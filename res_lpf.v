==> flow/design.v <==
module ResonantLowPassFilter(
    input clk,
    input signed [15:0] audio_in,
    input signed [15:0] cutoff,
    input signed [15:0] resonance,
    input signed [15:0] gain,
    input reset_n,
    output reg signed [15:0] filtered_audio
);
    parameter [15:0] MAX_POS_VALUE = 16'h7FFF;
    parameter [15:0] MIN_NEG_VALUE = -16'h8000;
    reg signed [15:0] state;
    reg signed [15:0] feedback;
    reg signed [15:0] output_reg;
    reg signed [15:0] alpha;
    reg signed [15:0] beta;
    reg signed [15:0] gamma;
    always @(posedge clk or negedge reset_n) begin
        if (!reset_n) begin
            state <= $signed(16'h0000);
            feedback <= $signed(16'h0000);
            output_reg <= $signed(16'h0000);
        end else begin
            alpha <= $signed(cutoff);
            beta <= $signed(resonance);
            gamma <= $signed(gain);
            feedback <= ($signed(state) * $signed(beta)) >> 15;
            if (feedback > $signed(MAX_POS_VALUE))
                feedback <= $signed(MAX_POS_VALUE);
            else if (feedback < $signed(MIN_NEG_VALUE))
                feedback <= $signed(MIN_NEG_VALUE);
            state <= $signed(audio_in) - feedback;
            output_reg <= ($signed(state) * $signed(alpha)) >> 15;
            filtered_audio <= output_reg + ($signed(gamma) >> 1);  
        end
    end
endmodule
# [From RTL to reports: ResonantLowPassFilter]
# Tool output for the design above, in the order of the flow.
# Line numbers count from 1 in the design file above.
# Cell names lack the library's common part.
# The mark n/a stands for no value.
[inputs] design="ResonantLowPassFilter" clk_port="clk" library="sky130hd" pvt_corner="tt_025C_1v80"

# [Word-level counts]
# Source: Yosys, flattened and elaborated, memories not mapped. Widths are those after wreduce; folded enables and synchronous resets count as part of the registers. Registers that Yosys merges into a memory's read port (data or address) are not register bits. Print and check cells do not count. Equal cells are merged and count once.
[classes] add_sub_neg=2 compare=2 n_mux=2 mul=2
[ops] cell="multiplier 16 x 16 -> 16 bit" n=2
[ops] cell="two-way mux 16 bit" n=2
[ops] cell="adder 1 x 15 -> 16 bit" n=1
[ops] cell="subtractor 16 bit" n=1
[ops] cell="> comparator 16 bit (second input constant)" n=1
[ops] cell="< comparator 16 bit (second input constant)" n=1
[word_totals] output_inout_bits=16 ff_bits=97 inputBits=66 wordCells=15

# [Longest topological paths]
# Depth = most cells in a row (Yosys ltp): at word level without a register or memory, in the mapped netlist without a sequential cell, where the memories' decode and read muxes count.
[logic_depth] depth_word=3 ABC_AREA=0 depth_mapped=21 depth_no_buf=19

# [Synthesis result]
# Source: synth_stat.txt of the flow (Yosys; design flattened, memories mapped). It holds for the ABC_AREA given above (unset counts as 0); a run with the other value may have another netlist.
[synth_totals] n_buf=36 yosys_area_um2=10925.5 cells=1112 flip_flops=82 sequential_area_um2=2367.3
[types] type="fa_1" n=157 area_total_um2=3.14E+03
[types] type="edfxtp_1" n=63 area_total_um2=1.89E+03
[types] type="ha_1" n=133 area_total_um2=1.66E+03
[types] type="inv_1" n=243 area_total_um2=912.125
[types] type="and2_1" n=120 area_total_um2=750.72
[types] type="xnor2_1" n=72 area_total_um2=630.605
[types] type="nand2_1" n=152 area_total_um2=570.547
[types] type="dfrtp_1" n=19 area_total_um2=475.456
[types] type="xor2_1" n=17 area_total_um2=148.893
[types] type="clkbuf_1" n=32 area_total_um2=120.115
[types] type="nand3_1" n=14 area_total_um2=70.067
[types] type="a21o_1" n=8 area_total_um2=60.058
[types] type="a21oi_1" n=11 area_total_um2=55.053
[types] type="o21ai_0" n=9 area_total_um2=45.043
[types] type="and3_1" n=6 area_total_um2=37.536
[types] type="nor2_1" n=10 area_total_um2=37.536
[types] type="nor3_1" n=7 area_total_um2=35.034
[types] type="nor2b_1" n=5 area_total_um2=31.28
# Not listed: further types 21, cells in them 34.

# [Worst setup path after synthesis]
# OpenSTA on the mapped netlist: ideal clock, no wires. The path of least setup slack (recovery checks aside). Input and output delay are each 20% of the period. Register names are those of the netlist, which keeps one name where synthesis merged equal registers.
[synth_timing] path_kind="register to register" start="register state[7]" end="register feedback[0]" driving_pins=18 delay_ns=5.095 slack_ns=4.244 clock_period_ns=9.34 setup_time_ns=0.131 arrival_time_ns=4.964 launch_ns=0.000 required_ns=9.209 n_path_buf=1 synth_period_reached_ns=5.096
# "delay_ns" = arrival - input delay + setup time.
# "driving_pins" counts driving pins, that of a launching flip-flop among them; a cell with two outputs on the path counts twice.
# "synth_period_reached_ns" = period - worst setup slack (recovery checks aside). The figure is calculated, with input and output delays left at 20% of the set period.
# Between the ends stands the longest chain of elaborated cells between them, by number of cells; it is not shown to be the way that was timed. Of several equally long chains one is given.
# A line is the first line of the expression or statement that the cell stems from. Yosys adds cells for indexed reads and writes and turns some case tables into memories.
# A register here has more assigning lines than the two given.
[synth_between] path_cell_list="dfrtp_1 > clkbuf_1 > and2_1 > fa_1 > inv_1 > fa_1 > inv_1 > fa_1 > fa_1 > fa_1 > inv_1 > fa_1 > inv_1 > ha_1 > a21o_1 > a21o_1 > a221oi_1 > xnor2_1" elab_chain_cells=3 cone_cells=3 cone_lines=3 cone_classes="mul: 1; mux: 2"
[synth_lines] element="from (decl)" line_no=12 source="reg signed [15:0] state;"
[synth_lines] element="from (assign)" line_no=20 source="state <= $signed(16'h0000);"
[synth_lines] element="from (assign)" line_no=32 source="state <= $signed(audio_in) - feedback;"
[synth_lines] element="multiplier 16 x 16 -> 16 bit" line_no=27 source="feedback <= ($signed(state) * $signed(beta)) >> 15;"
[synth_lines] element="two-way mux 16 bit" line_no=30 source="else if (feedback < $signed(MIN_NEG_VALUE))"
[synth_lines] element="two-way mux 16 bit" line_no=28 source="if (feedback > $signed(MAX_POS_VALUE))"
[synth_lines] element="to (assign)" line_no=27
[synth_lines] element="to (assign)" line_no=29 source="feedback <= $signed(MAX_POS_VALUE);"
[synth_lines] element="to (decl)" line_no=13 source="reg signed [15:0] feedback;"

# [Path in the finished layout]
# Path of least setup slack in the final report of run A (OpenROAD, finished layout, wires in). Where an end is a register, its clock arrival counts in the times.
[layout_timing] path_kind="register to register" start="register state[2]" end="register output_reg" setup_time_ns=0.14 clock_period_ns=6.57 n_path_buf=1 launch_ns=0.34 required_ns=6.76 arrival_time_ns=5.65 driving_pins=16 slack_ns=1.11
# Between the ends stands the longest chain of elaborated cells between them, by number of cells; it is not shown to be the way that was timed. Of several equally long chains one is given.
[layout_between] path_cell_list="dfrtp_1 > buf_4 > and2_1 > fa_1 > fa_1 > inv_1 > fa_1 > fa_1 > fa_1 > fa_1 > inv_1 > ha_1 > o2111ai_1 > nor3_1 > a2111oi_2 > xnor2_1" elab_chain_cells=1 cone_cells=1 cone_lines=1 cone_classes="mul: 1"
[layout_lines] element="from (decl)" line_no=12 source="reg signed [15:0] state;"
[layout_lines] element="from (assign)" line_no=20 source="state <= $signed(16'h0000);"
[layout_lines] element="from (assign)" line_no=32 source="state <= $signed(audio_in) - feedback;"
[layout_lines] element="multiplier 16 x 16 -> 16 bit" line_no=33 source="output_reg <= ($signed(state) * $signed(alpha)) >> 15;"
[layout_lines] element="to (assign)" line_no=22 source="output_reg <= $signed(16'h0000);"
[layout_lines] element="to (assign)" line_no=33

# Stored flow runs of ResonantLowPassFilter (2 of them; Yosys, OpenROAD, sky130hd). They differ in their settings and are not a sequence. Constraints: input delay and output delay 20% of the set period each, output load 0.01 pF.
# "period_less_ws_ns" is the run's clock period less its worst setup slack. It is reckoned from that one timing run; input and output delays stay at 20% of the period that was set.
# "worst_setup_path_time_ns" = time allowed to the worst setup path (clock period - input delay - output delay, where it has them) - its slack; a late launch clock adds to it, a late capture clock takes from it.
run="run A" settings period_ns=6.57 CORE_UTILIZATION=55 SETUP_SLACK_MARGIN=0.89 PLACE_DENSITY_LB_ADDON=0.04 CORE_MARGIN=5 CELL_PAD_IN_SITES_GLOBAL_PLACEMENT=2 CELL_PAD_IN_SITES_DETAIL_PLACEMENT=1 TNS_END_PERCENT=20 CTS_CLUSTER_SIZE=66 CTS_CLUSTER_DIAMETER=315 MAX_ROUTING_LAYER="met4" CAP_MARGIN=20 SLEW_MARGIN=20
run="run A" results worst_setup_path_time_ns=5.46 critical_path_type="register to register" period_less_ws_ns=5.457 finish.utilization_frac=0.631 yosys_chip_area_um2=10925.5 fin_hold_ws_ns=0.555 tns_setup_ns=0.000 die_area_um2=22782.9 final_setup_ws_ns=1.113 finalCellArea_um2=12325.6
run="run B" settings period_ns=5.09 CORE_UTILIZATION=24 CAP_MARGIN=20 CORE_MARGIN=2 SLEW_MARGIN=20
run="run B" results worst_setup_path_time_ns=5.10 critical_path_type="register to register" period_less_ws_ns=5.097 finish.utilization_frac=0.3 yosys_chip_area_um2=10925.5 fin_hold_ws_ns=0.557 tns_setup_ns=-0.007 die_area_um2=47245.4 final_setup_ws_ns=-0.007 finalCellArea_um2=13560.5
